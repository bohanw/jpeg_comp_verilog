==> flow/design.v <==
module dff_1bit_level_convert (
	input clk,rst,wr_en,
	input signed d,
	output logic signed q
);
	always_ff @(posedge clk) begin
		if(rst)	 			 q <= #1 0;
		else if (wr_en) 	 q <= #1 d;
	end
endmodule
module dff_level_convert #(parameter SIZE = 12)(
	input clk,rst, wr_en,
	input signed [SIZE-1:0] d,
	output logic signed [SIZE-1:0] q
);
	dff_1bit_level_convert  dff_lc0(.clk(clk),.rst(rst),.wr_en(wr_en),.d(d[0]),.q(q[0]));
	dff_1bit_level_convert  dff_lc1(.clk(clk),.rst(rst),.wr_en(wr_en),.d(d[1]),.q(q[1]));
	dff_1bit_level_convert  dff_lc2(.clk(clk),.rst(rst),.wr_en(wr_en),.d(d[2]),.q(q[2]));
	dff_1bit_level_convert  dff_lc3(.clk(clk),.rst(rst),.wr_en(wr_en),.d(d[3]),.q(q[3]));
	dff_1bit_level_convert  dff_lc4(.clk(clk),.rst(rst),.wr_en(wr_en),.d(d[4]),.q(q[4]));
	dff_1bit_level_convert  dff_lc5(.clk(clk),.rst(rst),.wr_en(wr_en),.d(d[5]),.q(q[5]));
	dff_1bit_level_convert  dff_lc6(.clk(clk),.rst(rst),.wr_en(wr_en),.d(d[6]),.q(q[6]));
	dff_1bit_level_convert  dff_lc7(.clk(clk),.rst(rst),.wr_en(wr_en),.d(d[7]),.q(q[7]));
	dff_1bit_level_convert  dff_lc8(.clk(clk),.rst(rst),.wr_en(wr_en),.d(d[8]),.q(q[8]));
	dff_1bit_level_convert  dff_lc9(.clk(clk),.rst(rst),.wr_en(wr_en),.d(d[9]),.q(q[9]));
	dff_1bit_level_convert  dff_lc10(.clk(clk),.rst(rst),.wr_en(wr_en),.d(d[10]),.q(q[10]));
	dff_1bit_level_convert  dff_lc11(.clk(clk),.rst(rst),.wr_en(wr_en),.d(d[11]),.q(q[11]));
endmodule
Tool chain data of dff_level_convert
The steps from the RTL of dff_level_convert to its reports follow in flow order.
Lines are those of the file above, counted from 1.
Library cell names are shortened.
Not given: -

set-up
  top module = dff_level_convert
  clock input = clk
  library = sky130hd
  library corner = tt_025C_1v80

Word-level counts
Source: Yosys, flattened and elaborated, memories not mapped. Widths are those after wreduce; folded enables and synchronous resets count as part of the registers. Registers that Yosys merges into a memory's read port (data or address) are not register bits. Print and check cells do not count. Equal cells are merged and count once.

word-level totals
  output and inout bits = 12
  word-level cells = 12
  flip-flop bits (word level) = 12

Logic depth
Longest topological path by Yosys (ltp), each cell counted once; first at word level (registers and memories cut), then after technology mapping (sequential cells cut; the memories' decode and read muxes count).

depth
  word-level depth = 0
  ABC_AREA = 1
  depth in mapped cells = 4
  mapped depth without buffers = 4

Netlist
The flow's flattened synthesis, as Yosys stat reports it; memories are mapped. The netlist is that of the ABC_AREA named above (0 if unset); the other value can give another one.
The area totals of this step are shown rounded.

cells by type
  cell     number  area in all (um2)
  dfxtp_1  12      240.23
  buf_4    12      90.086
  nand2_1  24      90.086
  nor2_1   24      90.086
  inv_1    13      48.797
  buf_6    2       22.522
  buf_2    1       5.005

mapped netlist
  cell count = 88
  sequential area = 240 um2
  buffers = 15
  flip-flop cells = 12
  chip area (Yosys) = 587 um2

Timing after synthesis
OpenSTA on the mapped netlist: ideal clock, no wires. The path of least setup slack (recovery checks aside). Input and output delay are each 20% of the period. Register names are those of the netlist, which keeps one name where synthesis merged equal registers.

timing path after synthesis
  kind = input-to-reg
  start point = input rst
  end point = register dff_lc0.q
  required time = 1.356 ns
  stages = 4
  period = 1.42 ns
  setup slack = 0.719 ns
  data arrival time = 0.637 ns
  input delay = 0.284 ns
  path delay = 0.417 ns
  launch time at the first pin = 0.284 ns
  synthesis period reached = 0.701 ns

"path delay" = arrival - input delay + setup time.
"stages": output pins that drive a net of the path, with the launching flip-flop's if there is one; two outputs of one cell count as two.
"synthesis period reached" is the clock period less the worst setup slack; recovery checks do not enter. This is arithmetic on one report: input and output delays are still those of the set period (20% each).

on the way, after synthesis
  path through = inv_1 > buf_2 > nand2_1 > nor2_1

ends and longest elaborated chain, after synthesis
  element          line  source
  start, declared  12    input clk,rst, wr_en,
  end, assigned    7     if(rst) q <= #1 0;
  end, assigned    8     else if (wr_en) q <= #1 d;
  end, declared    4     output logic signed q

No chain of elaborated cells between the ends is given.

Timing after layout
Path of least setup slack in the final report of stored run 1 (OpenROAD, finished layout, wires in). Where an end is a register, its clock arrival counts in the times.

timing path post-layout
  kind = reg-to-output
  start point = register dff_lc9.q
  end point = output q[9]
  launch time at the first pin = 0.27 ns
  setup slack = -0.15 ns
  period = 0.7 ns
  data arrival time = 0.71 ns
  external output delay = 0.14 ns
  stages = 2
  required time = 0.56 ns

on the way, post-layout
  path through = dfxtp_2 > buf_6
  length of the longest elaborated chain = 0
  elaborated cells between the ends (all ways) = 0

ends and longest elaborated chain, post-layout
  element          line  source
  start, declared  4     output logic signed q
  start, assigned  7     if(rst) q <= #1 0;
  start, assigned  8     else if (wr_en) q <= #1 d;
  end, declared    14    output logic signed [SIZE-1:0] q

Ticket comment

Flow measurements of dff_level_convert on sky130hd: 2 stored runs with different settings, listed in no order. Input and output delays are each 20% of the period that was set; the output load is 0.01 pF.
"worst setup path time" = time allowed to the worst setup path (clock period - input delay - output delay, where it has them) - its slack; a late launch clock adds to it, a late capture clock takes from it.
"power" rests on the timing tool's default activity at the inputs, not on a simulated workload.
The measured numbers are rounded.

Stored run 1
==> flow/run.sh <==
#!/bin/bash
# the make line also repeats the synthesis and layout settings of config.mk as NAME=value (left out here)
make -C /OpenROAD-flow-scripts/flow DESIGN_CONFIG=/design/flow/config.mk WORK_HOME=/design/flow/orfs CLKGATE_MAP_FILE= finish
==> flow/config.mk <==
export PLATFORM = sky130hd
export DESIGN_NAME = dff_level_convert
export DESIGN_NICKNAME = dff_level_convert
export VERILOG_FILES = /design/flow/design.v
export SDC_FILE = /design/flow/constraint.sdc
export NUM_CORES = 4
export LEC_CHECK = 0
export ABC_AREA = 1
export CAP_MARGIN = 20
export CORE_ASPECT_RATIO = 1.36
export CORE_MARGIN = 2
export CORE_UTILIZATION = 45
export CTS_CLUSTER_SIZE = 45
export GPL_ROUTABILITY_DRIVEN = 1
export MAX_ROUTING_LAYER = met4
export SLEW_MARGIN = 25
export TNS_END_PERCENT = 85
==> flow/constraint.sdc <==
create_clock -name core_clock -period 0.7 [get_ports {clk}]
set_input_delay 0.1400 -clock core_clock [delete_from_list [all_inputs] [get_ports {clk}]]
set_output_delay 0.1400 -clock core_clock [all_outputs]
set_load 0.01 [all_outputs]

==> results of stored run 1 <==
chip area after synthesis (Yosys): 587 um2
die area: 1610 um2
standard-cell area of the final layout: 902 um2
worst setup slack after layout: -0.152 ns
total negative slack: -1.76 ns
power: 1.69 mW
worst setup path time: 0.71 ns
worst setup path kind: reg-to-output

Stored run 2
==> flow/run.sh <==
#!/bin/bash
# the make line also repeats the synthesis and layout settings of config.mk as NAME=value (left out here)
make -C /OpenROAD-flow-scripts/flow DESIGN_CONFIG=/design/flow/config.mk WORK_HOME=/design/flow/orfs CLKGATE_MAP_FILE= finish
==> flow/config.mk <==
export PLATFORM = sky130hd
export DESIGN_NAME = dff_level_convert
export DESIGN_NICKNAME = dff_level_convert
export VERILOG_FILES = /design/flow/design.v
export SDC_FILE = /design/flow/constraint.sdc
export NUM_CORES = 4
export LEC_CHECK = 0
export CAP_MARGIN = 20
export CELL_PAD_IN_SITES_DETAIL_PLACEMENT = 1
export CELL_PAD_IN_SITES_GLOBAL_PLACEMENT = 0
export CORE_MARGIN = 2
export CORE_UTILIZATION = 18
export CTS_CLUSTER_SIZE = 43
export GPL_ROUTABILITY_DRIVEN = 0
export MAX_ROUTING_LAYER = met4
export MIN_ROUTING_LAYER = met2
export SETUP_SLACK_MARGIN = 0.12
export SLEW_MARGIN = 35
export TNS_END_PERCENT = 85
==> flow/constraint.sdc <==
create_clock -name core_clock -period 0.448 [get_ports {clk}]
set_input_delay 0.0896 -clock core_clock [delete_from_list [all_inputs] [get_ports {clk}]]
set_output_delay 0.0896 -clock core_clock [all_outputs]
set_load 0.01 [all_outputs]

==> results of stored run 2 <==
chip area after synthesis (Yosys): 510 um2
die area: 3280 um2
standard-cell area of the final layout: 867 um2
worst setup slack after layout: -0.360 ns
total negative slack: -6.48 ns
power: 2.57 mW
worst setup path time: 0.72 ns
worst setup path kind: reg-to-output

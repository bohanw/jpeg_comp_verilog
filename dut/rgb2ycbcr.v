==> flow/design.v <==
`timescale 1ns / 100ps
module rgb2ycbcr(clk, rst, enable, data_in, data_out,
enable_out);
input		clk;
input		rst;
input		enable;
input	[23:0]	data_in;
output	[23:0]	data_out;
output	enable_out;
wire [13:0] Y1 = 14'd4899;
wire [13:0] Y2 = 14'd9617;
wire [13:0] Y3 = 14'd1868;
wire [13:0] CB1 = 14'd2765;
wire [13:0] CB2 = 14'd5427;
wire [13:0] CB3 = 14'd8192;
wire [13:0] CR1 = 14'd8192;
wire [13:0] CR2 = 14'd6860;
wire [13:0] CR3 = 14'd1332;
wire unsigned [21:0] Y_temp, CB_temp, CR_temp;
reg signed [21:0] Y1_product, Y2_product, Y3_product;
reg signed [21:0] CB1_product, CB2_product, CB3_product;
reg signed [21:0] CR1_product, CR2_product, CR3_product;
wire signed [7:0] Y, CB, CR;
reg unsigned [7:0] Y_int, CB_int, CR_int;
reg	enable_1, enable_out;
wire [23:0] data_out = {CR, CB, Y};
assign Y_temp	= Y1_product + Y2_product + Y3_product;
assign CB_temp	= 22'd2097152 - CB1_product - CB2_product + CB3_product;
assign CR_temp	= 22'd2097152 + CR1_product - CR2_product - CR3_product; 
always @(posedge clk)
begin
	if (rst) begin
		Y1_product	<= #1 0;	
		Y2_product	<= #1 0;
		Y3_product	<= #1 0;   
		CB1_product	<= #1 0;	
		CB2_product	<= #1 0;
		CB3_product	<= #1 0;
		CR1_product	<= #1 0;
		CR2_product	<= #1 0;
		CR3_product	<= #1 0;
		end
	else if (enable) begin
		Y1_product	<= #1 Y1 * data_in[7:0];	
		Y2_product	<= #1 Y2 * data_in[15:8];
		Y3_product	<= #1 Y3 * data_in[23:16];   
		CB1_product	<= #1 CB1 * data_in[7:0];	
		CB2_product	<= #1 CB2 * data_in[15:8];
		CB3_product	<= #1 CB3 * data_in[23:16];
		CR1_product	<= #1 CR1 * data_in[7:0];	
		CR2_product	<= #1 CR2 * data_in[15:8];
		CR3_product	<= #1 CR3 * data_in[23:16];
		end
end 
always @(posedge clk)
begin
	if (rst) begin
		Y_int	<= #1 0;
		CB_int	<= #1 0;
		CR_int	<= #1 0;
		end
	else if (enable_1) begin
		Y_int	<= #1 Y_temp[13] & (Y_temp[21:14] != 8'd255) ? Y_temp[21:14] + 1: Y_temp[21:14];
		CB_int	<= #1 CB_temp[13] & (CB_temp[21:14] != 8'd255) ? CB_temp[21:14] + 1: CB_temp[21:14];
		CR_int	<= #1 CR_temp[13] & (CR_temp[21:14] != 8'd255) ? CR_temp[21:14] + 1: CR_temp[21:14]; 
		end
end
assign Y = Y_int - 8'd128;
assign CB = CB_int - 8'd128;
assign CR = CR_int - 8'd128;
always @(posedge clk)
begin
	if (rst) begin
		enable_1	<= #1 0;
		enable_out	<= #1 0;   
		end
	else begin
		enable_1	<= #1 enable;
		enable_out	<= #1 enable_1;
		end
end
endmodule
Reports on rgb2ycbcr

The steps from the RTL of rgb2ycbcr to its reports follow in flow order.
Line numbers count from 1 in the design file above.
Library cell names are shortened.
A cell with - has no value.

Top: rgb2ycbcr
Clock input: clk
Cell library: sky130hd
Timing corner: tt_025C_1v80

Word-level counts

Source: Yosys, flattened and elaborated, memories not mapped. Widths are those after wreduce; folded enables and synchronous resets count as part of the registers. Registers that Yosys merges into a memory's read port (data or address) are not register bits. Print and check cells do not count. Equal cells are merged and count once.

Flip-flop bits (word level): 190
Memories kept: 0
Cells after elaboration: 44
Clocked read ports x word width: 0
Output and inout port bits: 25
Bits of input ports: 27
ROM bits: 0
Memory bits (writable): 0
Bits in latches: 0

Multiply operators: 7
Bitwise operators: 3
Divide/modulo/power cells: 0
Order comparisons: 0
Eq/ne operators: 3
Multiplexer cells: 3
Shift operators: 0
Reduce/logical cells: 0
Add/subtract/negate cells: 14

Operators by type and width:

| cell                                                                 | count |
| 13-bit by 8-bit multiplier with 21-bit output (first input constant) | 2 |
| 9-bit by 8-bit multiplier with 17-bit output (first input constant)  | 2 |
| 14-bit by 8-bit multiplier with 22-bit output (first input constant) | 1 |
| 12-bit by 8-bit multiplier with 20-bit output (first input constant) | 1 |
| 11-bit by 8-bit multiplier with 19-bit output (first input constant) | 1 |
| 22-bit subtractor                                                    | 3 |
| 22-bit adder                                                         | 2 |
| 8-bit by 1-bit adder with 8-bit output (second input constant)       | 3 |
| 8-bit subtractor (second input constant)                             | 3 |
| 8-bit inequality test (second input constant)                        | 3 |
| 8-bit 2-to-1 mux                                                     | 3 |
| 22-bit by 21-bit adder with 22-bit output                            | 1 |
| 22-bit by 21-bit adder with 22-bit output (first input constant)     | 1 |
| 22-bit subtractor (first input constant)                             | 1 |
| 1-bit bitwise AND                                                    | 3 |

Longest topological paths

Longest topological path by Yosys (ltp), each cell counted once; first at word level (registers and memories cut), then after technology mapping (sequential cells cut; the memories' decode and read muxes count).

Word-level depth: 6
ABC_AREA: 0
Depth in mapped cells: 18
Depth with buffers taken out: 18

After synthesis

Source: synth_stat.txt of the flow (Yosys; design flattened, memories mapped). It holds for the ABC_AREA given above (unset counts as 0); a run with the other value may have another netlist.
The area totals of this step are shown rounded.

Cell types:

| type     | count | area in all (um2) |
| ha_1     | 385   | 4817.12 |
| dfxtp_1  | 165   | 3.3E+03 |
| fa_1     | 138   | 2762.65 |
| inv_1    | 315   | 1.18E+03 |
| mux2i_1  | 106   | 1.06E+03 |
| nor2_1   | 199   | 746.966 |
| a21oi_1  | 103   | 515.494 |
| xnor2_1  | 58    | 507.987 |
| xor2_1   | 51    | 446.678 |
| o21ai_0  | 58    | 290.278 |
| nand2_1  | 77    | 289.027 |
| a211oi_1 | 37    | 277.766 |
| a21o_1   | 28    | 210.202 |
| nor3_1   | 35    | 175.168 |
| buf_4    | 21    | 157.651 |
| clkbuf_1 | 38    | 142.637 |
| nand3_1  | 27    | 135.13 |
| nor2b_1  | 16    | 100.096 |

Not listed: further types 61, cells in them 250.

Mapped cells: 2107
Synthesis area: 19000 um2
Buffer cells: 69
Flip-flops: 165
Area of sequential cells: 3300 um2

Timing after synthesis

Source: OpenSTA report_checks on the synthesized netlist (no wires, ideal clock, input and output delay 20% of the period each), path of least setup slack; recovery checks are left aside. Register names are those of the netlist, which keeps one name where synthesis merged equal registers.

Kind: input-to-reg
From: input data_in[5]
To: register (no name shown)
Slack: 4.875 ns
Setup time: 0.122 ns
Input delay: 2.240 ns
Delay of the path: 4.085 ns
Time at the first pin: 2.240 ns
Period: 11.2 ns
Data required time: 11.078 ns
Data arrival time: 6.203 ns
Path buffers: 0
Stages on the path: 18
Period reached after synthesis: 6.325 ns

"delay of the path" is the arrival time less input delay plus setup time.
"stages on the path": output pins that drive a net of the path, with the launching flip-flop's if there is one; two outputs of one cell count as two.
"period reached after synthesis" = period - worst setup slack (recovery checks aside). The figure is calculated, with input and output delays left at 20% of the set period.
The rows between start and end are the longest chain of elaborated cells between them; the timing report does not say that the signal goes this way. Where chains are equally long, one stands for them.
A line is the first line of the expression or statement that the cell stems from. Yosys adds cells for indexed reads and writes and turns some case tables into memories.

Cells stage by stage: ha_1 inv_1 fa_1 inv_1 fa_1 inv_1 fa_1 inv_1 ha_1 or2_2 a21oi_1 a21oi_1 a41o_1 nor4_1 o31ai_1 a31oi_1 nor3_1 a221o_1
Cells in the longest elaborated chain: 1
Elaborated cells between the ends (all ways): 1
Source lines of those cells: 1
Those cells by class: 1 x mul

RTL lines, path after synthesis:

| item                                          | line | text |
| start, declared                               | 7    | `input [23:0] data_in;` |
| 12-bit by 8-bit multiplier with 20-bit output | 47   |  |
| end, assigned                                 | 36   |  |
| end, assigned                                 | 47   |  |
| end, declared                                 | 21   |  |

Worst path after layout

Path of least setup slack in the final report of record 1 (OpenROAD, finished layout, wires in). Where an end is a register, its clock arrival counts in the times.

Kind: input-to-reg
From: input data_in[14]
To: register (no name shown)
Stages on the path: 18
Time at the first pin: 2.14 ns
Input delay: 2.14 ns
Setup time: 0.15 ns
Data required time: 11.02 ns
Data arrival time: 7.33 ns
Slack: 3.70 ns
Path buffers: 1
Period: 10.7 ns

The rows between start and end are the longest chain of elaborated cells between them; the timing report does not say that the signal goes this way. Where chains are equally long, one stands for them.

Cells stage by stage: clkdlybuf4s50_1 ha_1 ha_1 inv_1 fa_1 fa_1 inv_1 ha_1 nand2b_1 o21ai_0 a21oi_1 o21bai_1 a2111oi_0 or2_2 nor3_1 nor3b_1 xor2_1 o22ai_1
Cells in the longest elaborated chain: 1
Elaborated cells between the ends (all ways): 1
Source lines of those cells: 1
Those cells by class: 1 x mul

RTL lines, path after layout:

| item                                          | line | text |
| start, declared                               | 7    | `input [23:0] data_in;` |
| 13-bit by 8-bit multiplier with 21-bit output | 48   |  |
| end, assigned                                 | 37   |  |
| end, assigned                                 | 48   |  |
| end, declared                                 | 21   |  |

Flow measurements of rgb2ycbcr on sky130hd: 2 stored runs with different settings, listed in no order. Input and output delays are each 20% of the period that was set; the output load is 0.01 pF.
"clock period achieved": clock period set for the run, less the worst setup slack. It is reckoned from that one timing run; input and output delays stay at 20% of the period that was set.
"time on the worst setup path" means the part of the period allowed to the worst setup path (the constraints hold back 20% at inputs and 20% at outputs) less its slack; where the path has registers, the arrival times of their clocks count too.
"power consumption" is the tool's figure for a default switching activity; nothing was simulated.
The measured numbers are rounded.
A setting shown as -- is not set for that run.

| setting or result                                       | record 1     | record 2     |
| period_ns                                               | 10.7         | 4.02         |
| CORE_UTILIZATION                                        | 25           | 40           |
| PLACE_DENSITY_LB_ADDON                                  | 0.22         | --           |
| CORE_ASPECT_RATIO                                       | 1.15         | --           |
| CELL_PAD_IN_SITES_GLOBAL_PLACEMENT                      | 2            | --           |
| CELL_PAD_IN_SITES_DETAIL_PLACEMENT                      | 0            | --           |
| CTS_CLUSTER_SIZE                                        | 52           | --           |
| CTS_CLUSTER_DIAMETER                                    | 38           | --           |
| SLEW_MARGIN                                             | 30           | 20           |
| MAX_ROUTING_LAYER                                       | met5         | --           |
| CAP_MARGIN                                              | 20           | 20           |
| CORE_MARGIN                                             | 2            | 2            |
| time on the worst setup path (ns)                       | 4.86         | 3.45         |
| critical path type                                      | input-to-reg | input-to-reg |
| utilization in the final report (%)                     | 27.9         | 52.4         |
| full die area (um2)                                     | 78400        | 49300        |
| chip area after synthesis (Yosys) (um2)                 | 19000        | 19000        |
| area of the standard cells in the finished layout (um2) | 21100        | 24500        |
| smallest hold slack (ns)                                | 0.470        | 0.468        |
| setup slack of the worst path (ns)                      | 3.70         | -0.237       |
| clock period achieved (ns)                              | 7.004        | 4.257        |
| summed negative setup slack (ns)                        | 0.000        | -0.692       |
| power consumption (mW)                                  | 5.61         | 17.3         |
